==> flow/design.v <==
`timescale 1ns / 1ps
module Baud_Decode( Baud, Baud_Out );
input   [3:0] Baud;
output [18:0] Baud_Out;
assign Baud_Out = (Baud == 4'h0) ? 19'd333333 :  
                  (Baud == 4'h1) ?  19'd83333 :  
						(Baud == 4'h2) ?  19'd41667 :  
                  (Baud == 4'h3) ?  19'd20833 :  
						(Baud == 4'h4) ?  19'd10417 :  
                  (Baud == 4'h5) ?   19'd5208 :  
						(Baud == 4'h6) ?   19'd2604 :  
                  (Baud == 4'h7) ?   19'd1736 :  
						(Baud == 4'h8) ?    19'd868 :  
                  (Baud == 4'h9) ?    19'd434 :  
						(Baud == 4'hA) ?    19'd217 :  
                  (Baud == 4'hB) ?    19'd109 :  
						                      19'd0;
endmodule
`timescale 1ns / 1ps
module Bit_Counter(clk, reset, BTU, DOIT, DONE );
input clk, reset, BTU, DOIT;
output DONE;
reg [3:0] D_Out, n_D_Out;
always @ (posedge clk, posedge reset)
begin
	if(reset)
	   D_Out <= 4'b0;
	else
	   D_Out <= n_D_Out;
end
always @ (*)
begin
   case( {DOIT,BTU} )
	      2'b00: n_D_Out <= 4'b0;
		   2'b01: n_D_Out <= 4'b0;
		   2'b10: n_D_Out <= D_Out;
		   2'b11: n_D_Out <= D_Out + 4'b1;
		 default: n_D_Out <= D_Out;
		endcase
end
assign DONE = (D_Out == 4'd11) ? 1'b1 : 1'b0;
endmodule
`timescale 1ns / 1ps
module Bit_Time_Counter( clk, reset, DOIT, BAUD, BTU );
input         clk, reset, DOIT;
input  [18:0] BAUD;
output        BTU;
reg [18:0] D_Out, n_D_Out;
always @ (posedge clk, posedge reset)
begin
   if(reset)
	   D_Out <= 19'b0;
	else
	   D_Out <= n_D_Out;
end
always @ (*)
begin
   case( {DOIT,BTU} )
      2'b00: n_D_Out <= 19'b0;
	   2'b01: n_D_Out <= 19'b0;
	   2'b10: n_D_Out <= D_Out + 19'b1;
	   2'b11: n_D_Out <= 19'b0;
	default : n_D_Out <= D_Out;
	endcase
end
assign BTU = (D_Out == BAUD) ? 1'b1 : 1'b0;
endmodule
`timescale 1ns / 1ps
module SD_Decode( Eight, PEN, OHEL, Din, Decode_Out );
input        Eight, PEN, OHEL;
input  [7:0] Din;
output [1:0] Decode_Out;
assign Decode_Out = ( {Eight, PEN, OHEL} == 3'b000 ) ? 2'b11: 
             ( {Eight, PEN, OHEL} == 3'b001 ) ? 2'b11:
             ( {Eight, PEN, OHEL} == 3'b010 ) ? { 1'b1, ^Din[6:0] }:
             ( {Eight, PEN, OHEL} == 3'b011 ) ? { 1'b1, ~^Din[6:0] }:
             ( {Eight, PEN, OHEL} == 3'b100 ) ? { 1'b1, Din[7] }:
             ( {Eight, PEN, OHEL} == 3'b101 ) ? { 1'b1, Din[7] }:
				 ( {Eight, PEN, OHEL} == 3'b110 ) ? { ^Din[7:0], Din[7] }:
				                                    { ~^Din[7:0], Din[7] };
endmodule
`timescale 1ns / 1ps
module TX_Engine( clk, reset, port_id, write_strobe, baud_in,
                  out_port, Eight, Pen, OHEL, tx_rdy, tx );
input        clk, reset, write_strobe, Eight, Pen, OHEL;
input  [3:0] baud_in;
input [7:0] out_port;
input [15:0] port_id;
output reg tx_rdy;
output     tx;
wire BTU, DONE, LOAD;
wire [1:0] sd_out;
wire [18:0] baud_out;
reg DOIT, LOADD1;
reg [7:0] LDATA;
Baud_Decode baud_decode ( .Baud(baud_in), .Baud_Out(baud_out) );
Bit_Time_Counter btc ( .clk(clk), .reset(reset), .DOIT(DOIT), .BAUD(baud_out), .BTU(BTU) );
Bit_Counter bc ( .clk(clk), .reset(reset), .BTU(BTU), .DOIT(DOIT), .DONE(DONE) );
SD_Decode sd_decode ( .Eight(Eight), .PEN(Pen), .OHEL(OHEL), .Din(LDATA), .Decode_Out(sd_out) );
shift_register shift_reg ( .clk(clk), .reset(reset), .Load(LOADD1), .SH(BTU), .SDI(1'b1), .Data( {2'b10, LDATA[6:0], sd_out} ), .SDO(tx));
assign LOAD = ( (port_id == 0) && (write_strobe) ) ? 1'b1:1'b0;
always @ (posedge clk, posedge reset)
begin
	if (reset)
		tx_rdy <= 1'b1;
	else if(LOAD)
		tx_rdy <= 1'b0;
	else if(DONE)
		tx_rdy <= 1'b1;
	else
		tx_rdy <= tx_rdy;
end
always @ (posedge clk, posedge reset)
begin
	if (reset)
		DOIT <= 1'b0;
	else if(DONE)
		DOIT <= 1'b0;
	else if(LOADD1)
		DOIT <= 1'b1;
	else
		DOIT <= DOIT;
end
always @ (posedge clk, posedge reset)
begin
	if (reset)
		LDATA <= 8'b0;
	else if(LOAD)
		LDATA <= out_port[7:0];
	else
		LDATA <= LDATA;
end
always @ (posedge clk, posedge reset)
begin
	if (reset)
		LOADD1 <= 1'b0;
	else
		LOADD1 <= LOAD;
end
endmodule
`timescale 1ns / 1ps
module shift_register(clk, reset, Load, SH, SDI, Data, SDO);
input      clk, reset, Load, SH, SDI;
input      [10:0] Data;
output reg SDO;
reg [10:0] SR;
always @ (posedge clk, posedge reset)
begin
   if(reset)
	begin
	   SDO <= 1'b1;
	   SR <= 11'b111_1111_1111;
   end
	else if(Load)	
   begin
	   SDO <= SDO;
      SR <= Data;
   end		
	else if(SH)
	begin
	   SDO <= SR[0];
		SR <= { SDI, SR[10:1] };
	end
	else
	begin
	   SDO <= SDO;
		SR <= SR;
	end
end
endmodule
# From RTL to reports: TX_Engine
# The steps from the RTL of TX_Engine to its reports follow in flow order.
# Lines are those of the file above, counted from 1.
# Library cell names are shortened.
# A cell with -- has no value.
[design] top_module="TX_Engine" clock_port="clk" cell_library="sky130hd" corner="tt_025C_1v80"

# Word-level counts
# Source: Yosys, flattened and elaborated, memories not mapped. Widths are those after wreduce. Registers that Yosys merges into a memory's read port (data or address) are not register bits. Print and check cells do not count. Equal cells are merged and count once.
[classes] n_addsub=2 eq_ne=22 muxes=30 bitwise=1 n_reduce_logical=15
[ops] operator="two-way mux 19 bit" count=11
[ops] operator="parallel mux 19 bit (select 2 bit)" count=1
[ops] operator="two-way mux 11 bit" count=2
[ops] operator="equality test 4 bit (second input constant)" count=5
[ops] operator="adder 19 x 1 -> 19 bit (second input constant)" count=1
[ops] operator="equality test 19 bit" count=1
[ops] operator="logical NOT 16 bit" count=1
[ops] operator="equality test 4 x 3 -> 1 bit (second input constant)" count=4
[ops] operator="two-way mux 2 bit" count=7
[ops] operator="equality test 3 bit (second input constant)" count=3
[ops] operator="equality test 4 x 2 -> 1 bit (second input constant)" count=2
[ops] operator="XNOR reduction 8 bit" count=1
[ops] operator="XOR reduction 8 bit" count=1
[ops] operator="parallel mux 4 bit (select 2 bit)" count=1
[ops] operator="XNOR reduction 7 bit" count=1
[ops] operator="XOR reduction 7 bit" count=1
[ops] operator="two-way mux 7 bit" count=1
[ops] operator="two-way mux 1 bit" count=7
[ops] operator="nonzero test 2 bit" count=3
[ops] operator="equality test 3 x 2 -> 1 bit (second input constant)" count=2
[ops] operator="equality test 2 bit (second input constant)" count=2
[ops] operator="adder 4 x 1 -> 4 bit (second input constant)" count=1
[ops] operator="equality test 4 x 1 -> 1 bit (second input constant)" count=1
[ops] operator="logical NOT 4 bit" count=1
[ops] operator="equality test 3 x 1 -> 1 bit (second input constant)" count=1
[ops] operator="logical NOT 3 bit" count=1
[ops] operator="OR reduction 3 bit" count=1
[ops] operator="equality test 2 x 1 -> 1 bit (second input constant)" count=1
# Not listed: further kinds 5, cells in them 5.
[bits] regBits=46 in_bits=34 out_inout_bits=2 word_cells=78

# Logic depth
# Longest topological path by Yosys (ltp), each cell counted once; first at word level (registers and memories cut), then after technology mapping (sequential cells cut; the memories' decode and read muxes count).
[logic_depth] depth_word=18 abc_area=1 depth_mapped=15 mapped_depth_nobuf=15

# Mapped cells and area
# Source: synth_stat.txt of the flow (Yosys; design flattened, memories mapped). It holds for the ABC_AREA given above (unset counts as 0); a run with the other value may have another netlist.
[synth_totals] cells=421 mapped_area_mm2=0.002909 flip_flops=45 buffers=10
[types] cell="dfrtp_1" count=33 type_area_um2=825.792
[types] cell="nand2_1" count=154 type_area_um2=578.054
[types] cell="dfstp_2" count=12 type_area_um2=315.302
[types] cell="nand3_1" count=49 type_area_um2=245.235
[types] cell="nor2_1" count=45 type_area_um2=168.912
[types] cell="xor2_1" count=18 type_area_um2=157.651
[types] cell="inv_1" count=37 type_area_um2=138.883
[types] cell="nand4_1" count=12 type_area_um2=75.072
[types] cell="o21ai_0" count=13 type_area_um2=65.062
[types] cell="nor4_1" count=7 type_area_um2=43.792
[types] cell="xnor2_1" count=4 type_area_um2=35.034
[types] cell="buf_6" count=3 type_area_um2=33.782
[types] cell="nand3b_1" count=4 type_area_um2=30.029
[types] cell="ha_1" count=2 type_area_um2=25.024
[types] cell="nand2_4" count=2 type_area_um2=22.522
[types] cell="nor2_4" count=2 type_area_um2=22.522
[types] cell="nor3_1" count=4 type_area_um2=20.019
[types] cell="nand2_2" count=3 type_area_um2=18.768
# Not listed: further types 11, cells in them 17.

# Timing after synthesis
# Path of least setup slack by OpenSTA after synthesis, without wires, with an ideal clock, recovery checks aside; 20% of the period is set as input and as output delay. Where synthesis merged equal registers, the netlist keeps one of their names.
[synth_timing] kind="input to register" from="input baud_in[2]" to="register bc.D_Out[2]" period_ps=3530 setup_time_ps=119 t_arrival_ps=2102 t_required_ps=3411 slack_ps=1310 path_delay_ps=1515 path_stages=12 path_buffers=2 synth_period_reached_ps=2220
# "path_delay_ps" is the arrival time less input delay plus setup time.
# "path_stages" counts driving pins, that of a launching flip-flop among them; a cell with two outputs on the path counts twice.
# "synth_period_reached_ps" = period - worst setup slack (recovery checks aside). The figure is calculated, with input and output delays left at 20% of the set period.
# The rows between start and end are the longest chain of elaborated cells between them; the timing report does not say that the signal goes this way. Where chains are equally long, one stands for them.
# Each line given opens the expression or statement behind the cell; cells for indexed reads and writes are added by Yosys, which also makes memories of some case tables.
[synth_via] cell_sequence="buf_4 > nor2_4 > nand2_2 > nand2_1 > nand2_1 > nor3_1 > nand2_1 > nor2_2 > nand2_4 > buf_2 > nand3_1 > nand2_1" elab_chain_cells=18
[synth_lines] element="start, declared" line=86 source="input  [3:0] baud_in;"
[synth_lines] element="equality test 4 bit" line=16 source="(Baud == 4'hB) ?    19'd109 :"
[synth_lines] element="two-way mux 7 bit" line=16
[synth_lines] element="two-way mux 19 bit" line=15 source="(Baud == 4'hA) ? 19'd217 :"
[synth_lines] element="two-way mux 19 bit" line=14 source="(Baud == 4'h9) ?    19'd434 :"
[synth_lines] element="two-way mux 19 bit" line=13 source="(Baud == 4'h8) ? 19'd868 :"
[synth_lines] element="two-way mux 19 bit" line=12 source="(Baud == 4'h7) ?   19'd1736 :"
[synth_lines] element="two-way mux 19 bit" line=11 source="(Baud == 4'h6) ? 19'd2604 :"
[synth_lines] element="[... 4 more ...]"
[synth_lines] element="two-way mux 19 bit" line=6 source="(Baud == 4'h1) ?  19'd83333 :"
[synth_lines] element="two-way mux 19 bit" line=5 source="assign Baud_Out = (Baud == 4'h0) ? 19'd333333 :"
[synth_lines] element="equality test 19 bit" line=66 source="assign BTU = (D_Out == BAUD) ? 1'b1 : 1'b0;"
[synth_lines] element="two-way mux 1 bit" line=66
[synth_lines] element="logical NOT 2 bit" line=33 source="case( {DOIT,BTU} )"
[synth_lines] element="OR reduction 2 bit"
[synth_lines] element="parallel mux 4 bit (select 2 bit)" line=33
[synth_lines] element="end, assigned" line=27 source="D_Out <= 4'b0;"
[synth_lines] element="end, assigned" line=29 source="D_Out <= n_D_Out;"
[synth_lines] element="end, declared" line=23 source="reg [3:0] D_Out, n_D_Out;"

# Path in the finished layout
# Path of least setup slack in the final report of flow run 1 (OpenROAD, finished layout, wires in). Where an end is a register, its clock arrival counts in the times.
# The report prints the path's times to 10 ps; the period is as set.
[layout_timing] kind="input to register" from="input baud_in[2]" to="register btc.D_Out[15]" period_ps=4830 setup_time_ps=110 t_arrival_ps=3390 t_required_ps=5020 slack_ps=1630 path_stages=12 path_buffers=1
# The rows between start and end are the longest chain of elaborated cells between them; the timing report does not say that the signal goes this way. Where chains are equally long, one stands for them.
[layout_via] cell_sequence="clkdlybuf4s50_1 > inv_2 > nor2_1 > nand2_1 > nand3_1 > nand3_1 > nor2_1 > nand2_1 > nor2_2 > nand2_4 > nand2_4 > nor2_1" elab_chain_cells=18
[layout_lines] element="start, declared" line=86 source="input  [3:0] baud_in;"
[layout_lines] element="equality test 4 bit" line=16 source="(Baud == 4'hB) ?    19'd109 :"
[layout_lines] element="two-way mux 7 bit" line=16
[layout_lines] element="two-way mux 19 bit" line=15 source="(Baud == 4'hA) ? 19'd217 :"
[layout_lines] element="two-way mux 19 bit" line=14 source="(Baud == 4'h9) ?    19'd434 :"
[layout_lines] element="two-way mux 19 bit" line=13 source="(Baud == 4'h8) ? 19'd868 :"
[layout_lines] element="two-way mux 19 bit" line=12 source="(Baud == 4'h7) ?   19'd1736 :"
[layout_lines] element="two-way mux 19 bit" line=11 source="(Baud == 4'h6) ? 19'd2604 :"
[layout_lines] element="[... 4 more ...]"
[layout_lines] element="two-way mux 19 bit" line=6 source="(Baud == 4'h1) ?  19'd83333 :"
[layout_lines] element="two-way mux 19 bit" line=5 source="assign Baud_Out = (Baud == 4'h0) ? 19'd333333 :"
[layout_lines] element="equality test 19 bit" line=66 source="assign BTU = (D_Out == BAUD) ? 1'b1 : 1'b0;"
[layout_lines] element="two-way mux 1 bit" line=66
[layout_lines] element="logical NOT 2 bit" line=58 source="case( {DOIT,BTU} )"
[layout_lines] element="OR reduction 3 bit"
[layout_lines] element="parallel mux 19 bit (select 2 bit)" line=58
[layout_lines] element="end, assigned" line=52 source="D_Out <= 19'b0;"
[layout_lines] element="end, assigned" line=54 source="D_Out <= n_D_Out;"
[layout_lines] element="end, declared" line=48 source="reg [18:0] D_Out, n_D_Out;"

Data sheet: physical implementation of TX_Engine

Top module TX_Engine; platform sky130hd; tools Yosys and OpenROAD; 2 stored runs in no particular order. Input and output delays are each 20% of the period that was set; the output load is 0.01 pF.
By "achieved_period_ps" is meant the clock period of the run minus its worst setup slack. This is arithmetic on one report: input and output delays are still those of the set period (20% each).
By "worst_path_allowed_less_slack_ps" is meant the share of the clock period that the worst setup path is allowed (20% is reserved at inputs, 20% at outputs), minus its slack. Clock arrival times at its registers enter into it.
"worst_path_allowed_less_slack_ps" is given in steps of 10 ps.

[flow] flow run 1: files
==> flow/run.sh <==
#!/bin/bash
# the make line also repeats the synthesis and layout settings of config.mk as NAME=value (left out here)
make -C /OpenROAD-flow-scripts/flow DESIGN_CONFIG=/design/flow/config.mk WORK_HOME=/design/flow/orfs CLKGATE_MAP_FILE= finish
==> flow/config.mk <==
export PLATFORM = sky130hd
export DESIGN_NAME = TX_Engine
export DESIGN_NICKNAME = TX_Engine
export VERILOG_FILES = /design/flow/design.v
export SDC_FILE = /design/flow/constraint.sdc
export NUM_CORES = 4
export LEC_CHECK = 0
export ABC_AREA = 1
export CAP_MARGIN = 20
export CORE_MARGIN = 2
export CORE_UTILIZATION = 34
export CTS_CLUSTER_DIAMETER = 355
export CTS_CLUSTER_SIZE = 10
export PLACE_DENSITY_LB_ADDON = 0.04
export SETUP_SLACK_MARGIN = 0.66
export SLEW_MARGIN = 10
==> flow/constraint.sdc <==
create_clock -name core_clock -period 4.83 [get_ports {clk}]
set_input_delay 0.9660 -clock core_clock [delete_from_list [all_inputs] [get_ports {clk}]]
set_output_delay 0.9660 -clock core_clock [all_outputs]
set_load 0.01 [all_outputs]

[flow] flow run 1: metrics
[metrics] final_stdcell_area_mm2 = 0.003432
[metrics] timing.setup.ws_ps = 1628
[metrics] post_synth_area_mm2 = 0.002909
[metrics] worst_path_allowed_less_slack_ps = 2240
[metrics] path_kind = input to register
[metrics] total_die_area_mm2 = 0.0093122
[metrics] worst_hold_slack_ps = 473
[metrics] setupTns_ps = 0
[metrics] achieved_period_ps = 3202

[flow] flow run 2: files
==> flow/run.sh <==
#!/bin/bash
# the make line also repeats the synthesis and layout settings of config.mk as NAME=value (left out here)
make -C /OpenROAD-flow-scripts/flow DESIGN_CONFIG=/design/flow/config.mk WORK_HOME=/design/flow/orfs CLKGATE_MAP_FILE= finish
==> flow/config.mk <==
export PLATFORM = sky130hd
export DESIGN_NAME = TX_Engine
export DESIGN_NICKNAME = TX_Engine
export VERILOG_FILES = /design/flow/design.v
export SDC_FILE = /design/flow/constraint.sdc
export NUM_CORES = 4
export LEC_CHECK = 0
export CAP_MARGIN = 20
export CELL_PAD_IN_SITES_DETAIL_PLACEMENT = 1
export CORE_MARGIN = 2
export CORE_UTILIZATION = 24
export GPL_ROUTABILITY_DRIVEN = 1
export MAX_ROUTING_LAYER = met5
export PLACE_DENSITY_LB_ADDON = 0.02
export SLEW_MARGIN = 20
export TNS_END_PERCENT = 30
==> flow/constraint.sdc <==
create_clock -name core_clock -period 2.25 [get_ports {clk}]
set_input_delay 0.4500 -clock core_clock [delete_from_list [all_inputs] [get_ports {clk}]]
set_output_delay 0.4500 -clock core_clock [all_outputs]
set_load 0.01 [all_outputs]

[flow] flow run 2: metrics
[metrics] final_stdcell_area_mm2 = 0.0045869
[metrics] timing.setup.ws_ps = -41
[metrics] post_synth_area_mm2 = 0.0030004
[metrics] worst_path_allowed_less_slack_ps = 1840
[metrics] path_kind = input to register
[metrics] total_die_area_mm2 = 0.013412
[metrics] worst_hold_slack_ps = 484
[metrics] setupTns_ps = -143
[metrics] achieved_period_ps = 2291
